==> flow/design.v <==
`timescale 1ns / 1ps
module adder(a,b,cin,sum, cout);
	input  a,b,cin;
	output sum,cout;
	wire c1,c2,s;
	half_adder h1(a,b,s,c1);
	half_adder h2(s,cin,sum,c2);;
	or o1(cout,c1,c2);
endmodule
`timescale 1ns / 1ps
module complement_2(
    input [7:0] a,
    output [7:0] b
    );
wire [7:0] na;
wire c;
generate 
    genvar k;
    for(k=0;k<8;k=k+1)
    begin
      not n(na[k],a[k]);
    end
  endgenerate
nbit_adder add(na,1,b,c);
endmodule
`timescale 1ns / 1ps
module controller(go,flag,ld,sel,state,clk,rst);
input go,flag,clk,rst;
output [4:0] ld ;
output [4:0]sel;
output [2:0] state;
wire[2:0] state;
wire [2:0] nextstate;
register_n #(3)r1(nextstate,state,clk,rst);
next_state nxt(state,flag,go,nextstate);
load_sel ls(state,ld,sel);
endmodule
`timescale 1ns / 1ps
module count_check(rout,out);
  output out;
  wire w;
  input [2:0]rout;
  or o(w,rout[2],rout[1],rout[0]);
  not nl(out,w);
endmodule
`timescale 1ns / 1ps
module count_decr( in,out
    );
input [2:0] in ;
output [2:0]out;
wire carry;
nbit_adder pp({5'b 00000,in},8'b 11111111 ,out,carry);
endmodule
`timescale 1ns / 1ps
module datapath(ld,sel,clk,sw,rst,flag,display);
input [4:0]ld;
input [4:0]sel;
input clk , rst; 
input [7:0]sw ; 
wire[2:0]  ct ;
wire[2:0]  ctnew;  
wire wc3,wc2,wc1,wc0;
output flag ;
output [15:0] display ;
wire [2:0] mainsel;
mux2_1 mc2( wc2,ctnew[2],1'b 1,sel[0]);
mux2_1 mc1( wc1,ctnew[1],1'b 0,sel[0]);
mux2_1 mc0( wc0,ctnew[0],1'b 0,sel[0]);
register cnt({wc2,wc1,wc0} , ct , clk , ld[0] , rst);
count_decr dec1(ct,ctnew) ;
count_check ck ( ct , flag );
wire [7:0] md;
wire [7:0] nmd;
wire [7:0] c2md;
register multiplicand(sw,md,clk,ld[1] , rst);
complement_2 c1 (md,nmd);
register compmd(nmd,c2md,clk,1'b 1 , rst);
wire [7:0]z ;
wire [7:0]newacc ;
wire [7:0]acc ;
wire [7:0]macc ;
wire [7:0]mmp ;
wire [7:0]mp;
wire [7:0]newmp;
wire [1:0]transshr ;
wire [1:0]lasttwo ;
mux4_1 muxacc7 (macc[7] ,{newacc[7], z[7],1'b 0,1'b 0}, sel[2:1]);
mux4_1 muxacc6 (macc[6] ,{newacc[6], z[6],1'b 0,1'b 0}, sel[2:1]);
mux4_1 muxacc5 (macc[5] ,{newacc[5], z[5],1'b 0,1'b 0}, sel[2:1]);
mux4_1 muxacc4 (macc[4] ,{newacc[4], z[4],1'b 0,1'b 0}, sel[2:1]);
mux4_1 muxacc3 (macc[3] ,{newacc[3], z[3],1'b 0,1'b 0}, sel[2:1]);
mux4_1 muxacc2 (macc[2] ,{newacc[2], z[2],1'b 0,1'b 0}, sel[2:1]);
mux4_1 muxacc1 (macc[1] ,{newacc[1], z[1],1'b 0,1'b 0}, sel[2:1]);
mux4_1 muxacc0 (macc[0] ,{newacc[0], z[0],1'b 0,1'b 0}, sel[2:1]);
register regacc(macc , acc , clk , ld[2] , rst);
mux2_1 muxmp7 (mmp[7] ,newmp[7], sw[7], sel[3]);
mux2_1 muxmp6 (mmp[6] ,newmp[6], sw[6], sel[3]);
mux2_1 muxmp5 (mmp[5] ,newmp[5], sw[5], sel[3]);
mux2_1 muxmp4 (mmp[4] ,newmp[4], sw[4], sel[3]);
mux2_1 muxmp3 (mmp[3] ,newmp[3], sw[3], sel[3]);
mux2_1 muxmp2 (mmp[2] ,newmp[2], sw[2], sel[3]);
mux2_1 muxmp1 (mmp[1] ,newmp[1], sw[1], sel[3]);
mux2_1 muxmp0 (mmp[0] ,newmp[0], sw[0], sel[3]);
register regmp(mmp , mp , clk , ld[3] , rst);
shr_2 shracc(acc,{acc[7],acc[7]},newacc , transshr);
shr_2 shrmp(mp,transshr,newmp , lasttwo);
wire [7:0]y;
wire carry;
wire lb;
wire lastbit ; 
mux2_1 reglbit(lb,lasttwo[1],1'b 0 , sel[4]);
register #(1) lbit(lb,lastbit,clk,ld[4],rst);
assign mainsel = {mp[1],mp[0],lastbit};
mux8_1 mainmux0({1'b 0 , c2md[0],c2md[0] ,1'b0 , 1'b 0 , md[0] , md[0], 1'b0 },mainsel,y[0] );
mux8_1 mainmux1({1'b 0 , c2md[1],c2md[1] ,c2md[0] , md[0] , md[1] , md[1], 1'b0 },mainsel,y[1] );
mux8_1 mainmux2({1'b 0 , c2md[2],c2md[2] ,c2md[1] , md[1] , md[2] , md[2], 1'b0 },mainsel,y[2] );
mux8_1 mainmux3({1'b 0 , c2md[3],c2md[3] ,c2md[2] , md[2] , md[3] , md[3], 1'b0 },mainsel,y[3] );
mux8_1 mainmux4({1'b 0 , c2md[4],c2md[4] ,c2md[3] , md[3] , md[4] , md[4], 1'b0 },mainsel,y[4] );
mux8_1 mainmux5({1'b 0 , c2md[5],c2md[5] ,c2md[4] , md[4] , md[5] , md[5], 1'b0 },mainsel,y[5] );
mux8_1 mainmux6({1'b 0 , c2md[6],c2md[6] ,c2md[5] , md[5] , md[6] , md[6], 1'b0 },mainsel,y[6] );
mux8_1 mainmux7({1'b 0 , c2md[7],c2md[7] ,c2md[6] , md[6] , md[7] , md[7], 1'b0 },mainsel,y[7] );
nbit_adder alu(acc,y,z,carry);
assign display = {acc,mp};
endmodule
`timescale 1ns / 1ps
module half_adder(
    input a,
    input b,
    output sum,
    output cout
    );
xor x1(sum,a,b);
and a1(cout,a,b);
endmodule
`timescale 1ns / 1ps
module load_sel(state,ld,sel
    );
input [2:0] state;
output [4:0] ld;
output [4:0] sel;
wire [2:0] nstate;
not n0(nstate[0],state[0]);
not n1(nstate[1],state[1]);
not n2(nstate[2],state[2]);
and a1(ld[0],nstate[1],state[0]);
and a2(ld[1],nstate[2],nstate[1],nstate[0]);
and a3(w1,nstate[2],state[0]);
and a4(w2,state[2],nstate[1],nstate[0]);
or or1(ld[2],w1,w2);
and a5(w3,nstate[2],state[1],nstate[0]);
or or2(ld[3],w3,w2);
and a6(w4,nstate[2],nstate[1],state[0]);
or or3(ld[4],w4,w2);
and aa1( sel[0],state[2],nstate[1],state[0]);
and aa2(sel[1],state[2],nstate[1],nstate[0]);
and aa3(ww1,nstate[2],nstate[1],state[0]);
not nn(sel[2],ww1);
not nn2(sel[4],ww1);
and aa4(sel[3],state[2],nstate[1],nstate[0]);
endmodule
`timescale 1ns / 1ps
module mux2_1(out,a,b,sel);  
output  out;  
input  a,b,sel;  
  not   not1(sel_, sel); 
  and   and1(a1,  a,  sel);  
  and   and2(b1,  b,  sel_);  
   or   or1(out,  a1,  b1);  
  endmodule  
`timescale 1ns / 1ps
module mux4_1(
    output out,
    input [3:0] a,
    input [1:0] sel
    );
wire [1:0] nsel;
wire [7:0] w;
not n0(nsel[0],sel[0]);
not n1(nsel[1],sel[1]);
and a0(w[0],nsel[1],nsel[0],a[0]);
and a1(w[1],nsel[1],sel[0],a[1]);
and a2(w[2],sel[1],nsel[0],a[2]);
and a3(w[3],sel[1],sel[0],a[3]);
or o1(out,w[0],w[1],w[2],w[3]);
endmodule
`timescale 1ns / 1ps
module mux8_1(
    input [7:0] a,
    input [2:0] sel,
    output out
    );
wire [2:0] nsel;
wire [7:0] w;
not n0(nsel[0],sel[0]);
not n1(nsel[1],sel[1]);
not n2(nsel[2],sel[2]);
and a0(w[0],nsel[2],nsel[1],nsel[0],a[0]);
and a1(w[1],nsel[2],nsel[1],sel[0],a[1]);
and a2(w[2],nsel[2],sel[1],nsel[0],a[2]);
and a3(w[3],nsel[2],sel[1],sel[0],a[3]);
and a4(w[4],sel[2],nsel[1],nsel[0],a[4]);
and a5(w[5],sel[2],nsel[1],sel[0],a[5]);
and a6(w[6],sel[2],sel[1],nsel[0],a[6]);
and a7(w[7],sel[2],sel[1],sel[0],a[7]);
or o1(out,w[0],w[1],w[2],w[3],w[4],w[5],w[6],w[7]);
endmodule
`timescale 1ns / 1ps
module nbit_adder(a,b,sum,carry);
	input [7:0] a;
	input [7:0] b;
	wire [6:0]s;
	output [7:0] sum;
	output carry;
	adder u0 (a[0],b[0],1'b0,sum[0],s[0]);
	adder u1 (a[1],b[1],s[0],sum[1],s[1]);
	adder u2 (a[2],b[2],s[1],sum[2],s[2]);
	adder u3 (a[3],b[3],s[2],sum[3],s[3]);
	adder u4 (a[4],b[4],s[3],sum[4],s[4]);
	adder u5 (a[5],b[5],s[4],sum[5],s[5]);
	adder u6 (a[6],b[6],s[5],sum[6],s[6]);
	adder u7 (a[7],b[7],s[6],sum[7],carry);
endmodule
`timescale 1ns / 1ps
module next_state(
    input [2:0] state,
    input flag,
    input go,
    output [2:0] nextstate
    );
wire [2:0] nstate;
not n0(nstate[0],state[0]);
not n1(nstate[1],state[1]);
not n2(nstate[2],state[2]);
not n3(ngo,go);
not n4(nflag,flag);
and a1(w1,state[1],state[0]);
and a2(w2,state[2],nstate[1],nstate[0]);
and a3(w3,state[2],nstate[1],flag);
and a4(w4,state[2],nstate[0],go);
or o1(nextstate[2],w1,w2,w3,w4);
and aa1(ww1,state[2],state[0]);
and aa2(ww2,nstate[1],state[0],ngo);
and aa3(ww3,nstate[2],state[1],nstate[0]);
and aa4(ww4,go,nstate[0],state[1]);
or o2(nextstate[1],ww1,ww2,ww3,ww4);
and ab1(wb1,nstate[2],nstate[1],go);
and ab2(wb2,nstate[2],nstate[0],go);
and ab3(wb3,state[2],nstate[0],ngo);
and ab4(wb4,state[2],nstate[1],nflag);
or o3(nextstate[0],wb1,wb2,wb3,wb4);
endmodule
`timescale 1ns / 1ps
module radix4booth(sw,go,clk,rst,display,state);
input [7:0] sw;
input clk , rst,go;
output [15:0] display;
wire [4:0] ld;
wire [4:0] sel;
wire flag;
output [2:0]state;
datapath dp(ld,sel,clk,sw,rst,flag,display);
controller cont(go,flag,ld,sel,state,clk,rst);
endmodule
`timescale 1ns / 1ps
module register(in, out, clk ,load, rst);
 parameter SIZE=16;
 output [SIZE-1:0] out;
 input [SIZE-1:0] in;
 input clk, rst,load;
 reg [SIZE-1:0] out;
 always @(posedge clk)
 	begin
 	if (rst) out <= 0;
 	else if(load) out <= in;
 	end
endmodule
`timescale 1ns / 1ps
module register_n(in, out, clk,rst);
 parameter SIZE=16;
 output [SIZE-1:0] out;
 input [SIZE-1:0] in;
 input clk,rst;
 reg [SIZE-1:0] out;
 always @(negedge clk)
 	begin
 	if (rst) out <= 0;
   else  out <= in;
 	end
endmodule
`timescale 1ns / 1ps
module shr_2( in ,inadd ,out,res
    );
input [7:0] in ;
input [1:0] inadd ;
output [7:0] out ;
output [1:0] res ;
assign res[1] = in[1];
assign res[0] = in[0];
generate
	 	genvar m;
      for(m=0;m<6;m=m+1)  begin
          assign out[m] = in[m+2];
		end
 assign out[6] = inadd[0];
 assign out[7] = inadd[1];
endgenerate
endmodule
# From RTL to reports: radix4booth
# The steps from the RTL of radix4booth to its reports follow in flow order.
# Lines are those of the file above, counted from 1.
# Cell names lack the library's common part.
# The mark -- stands for no value.
[inputs]
design = "radix4booth"
clock = "clk"
library = "sky130hd"
lib_corner = "tt_025C_1v80"

# After elaboration
# Counts by Yosys on the flattened word-level netlist (proc, flatten, opt, wreduce; memories kept). Register bits leave out memories and registers merged into their read ports (data or address); mux counts leave out enables and synchronous resets folded into registers. Print and check cells are left out. Cells with the same type and inputs are merged into one.
[bits]
inputBits = 11
regBits = 39
[op_classes]
bitwise = 257
[op_table]
columns = ["cell", "count"]
rows = [
  ["bitwise AND 1 bit", 135],
  ["OR 1 bit", 76],
  ["XOR 1 bit", 24],
  ["inverter 1 bit", 22],
]

# Depth
# Yosys ltp: most cells in a row. Word level: on the elaborated netlist, between registers, memories and ports. Mapped: between sequential cells and ports; inverters and the memories' decode and read muxes count.
[logic_depth]
ltp_word = 25
ABC_AREA = 0
mapped_depth = 15
mapped_depth_nobuf = 13

# Mapped cells and area
# The flow's flattened synthesis, as Yosys stat reports it; memories are mapped. The netlist is that of the ABC_AREA named above (0 if unset); the other value can give another one.
[synth_totals]
stdcells = 264
ff_cells = 39
seqArea_um2 = 780.7
mapped_area_um2 = 2306.0
[by_type]
columns = ["cell_type", "count", "area_total_um2"]
rows = [
  ["dfxtp_1", 39, 780.749],
  ["buf_4", 17, 127.622],
  ["fa_1", 6, 120.115],
  ["mux2i_1", 12, 120.115],
  ["a21oi_1", 21, 105.101],
  ["nor2_1", 28, 105.101],
  ["ha_1", 8, 100.096],
  ["a22oi_1", 12, 90.086],
  ["nand2_1", 21, 78.826],
  ["a221oi_1", 8, 70.067],
  ["a311oi_1", 7, 61.309],
  ["o21ai_0", 12, 60.058],
  ["inv_1", 15, 56.304],
  ["nor2b_1", 8, 50.048],
  ["buf_2", 8, 40.038],
  ["a22o_1", 4, 35.034],
  ["xnor2_1", 3, 26.275],
  ["clkbuf_1", 6, 22.522],
]
# Other cell types: 21; their cells: 29.
# The figures by module come from a second, unflattened synthesis with its own total; it is not the netlist above.
[hier_totals]
cells_unflattened = 451
hier_area_um2 = 5041.1
# Rows give one instance, submodules left out.
[by_module]
columns = ["module", "mod_area_um2", "n_inst", "cells"]
rows = [
  ["register", 580.6, 5, 52],
  ["half_adder", 12.5, 48, 1],
  ["mux8_1", 63.8, 8, 3],
  ["mux2_1", 15.0, 12, 1],
  ["mux4_1", 22.5, 8, 1],
  ["adder", 6.3, 24, 1],
  ["shr_2", 75.1, 2, 10],
  ["load_sel", 100.1, 1, 14],
  ["register_n #(SIZE=3)", 82.6, 1, 7],
  ["next_state", 76.3, 1, 13],
  ["complement_2", 37.5, 1, 10],
  ["register #(SIZE=1)", 33.8, 1, 3],
  ["nbit_adder", 3.8, 3, 1],
  ["count_check", 10.0, 1, 1],
]
# Further modules, not shown: 4.

# Module radix4booth, platform sky130hd: 2 stored runs of the flow (Yosys, OpenROAD) with differing settings, in no particular order. Input and output delays are each 20% of the period that was set; the output load is 0.01 pF.
# "final_power_uw" is the tool's figure for a default switching activity; nothing was simulated.

[[run]]
name = "stored run 1"
[run.settings]
period_ns = 7.62
CORE_UTILIZATION = 69
SETUP_SLACK_MARGIN = 1.39
PLACE_DENSITY_LB_ADDON = 0.08
CORE_ASPECT_RATIO = 0.95
CORE_MARGIN = 2
CELL_PAD_IN_SITES_DETAIL_PLACEMENT = 1
TNS_END_PERCENT = 85
GPL_ROUTABILITY_DRIVEN = 1
MIN_ROUTING_LAYER = "met2"
CAP_MARGIN = 20
SLEW_MARGIN = 20
[run.results]
outcome = "not finished: placement ended with error DPL-0033"

[[run]]
name = "stored run 2"
[run.settings]
period_ns = 5.84
CORE_UTILIZATION = 24
SETUP_SLACK_MARGIN = -0.52
CORE_ASPECT_RATIO = 1.43
CELL_PAD_IN_SITES_DETAIL_PLACEMENT = 1
CTS_CLUSTER_SIZE = 75
SLEW_MARGIN = 20
CAP_MARGIN = 20
CORE_MARGIN = 2
[run.results]
ys_area_um2 = 2306.0
die_footprint_um2 = 10420.9
finish.stdcell_area_um2 = 2762.7
finish.utilization_frac = 0.297
worst_setup_slack_ns = 0.513
final_setup_tns_ns = 0.000
hold_worst_slack_ns = 0.477
final_power_uw = 753.6
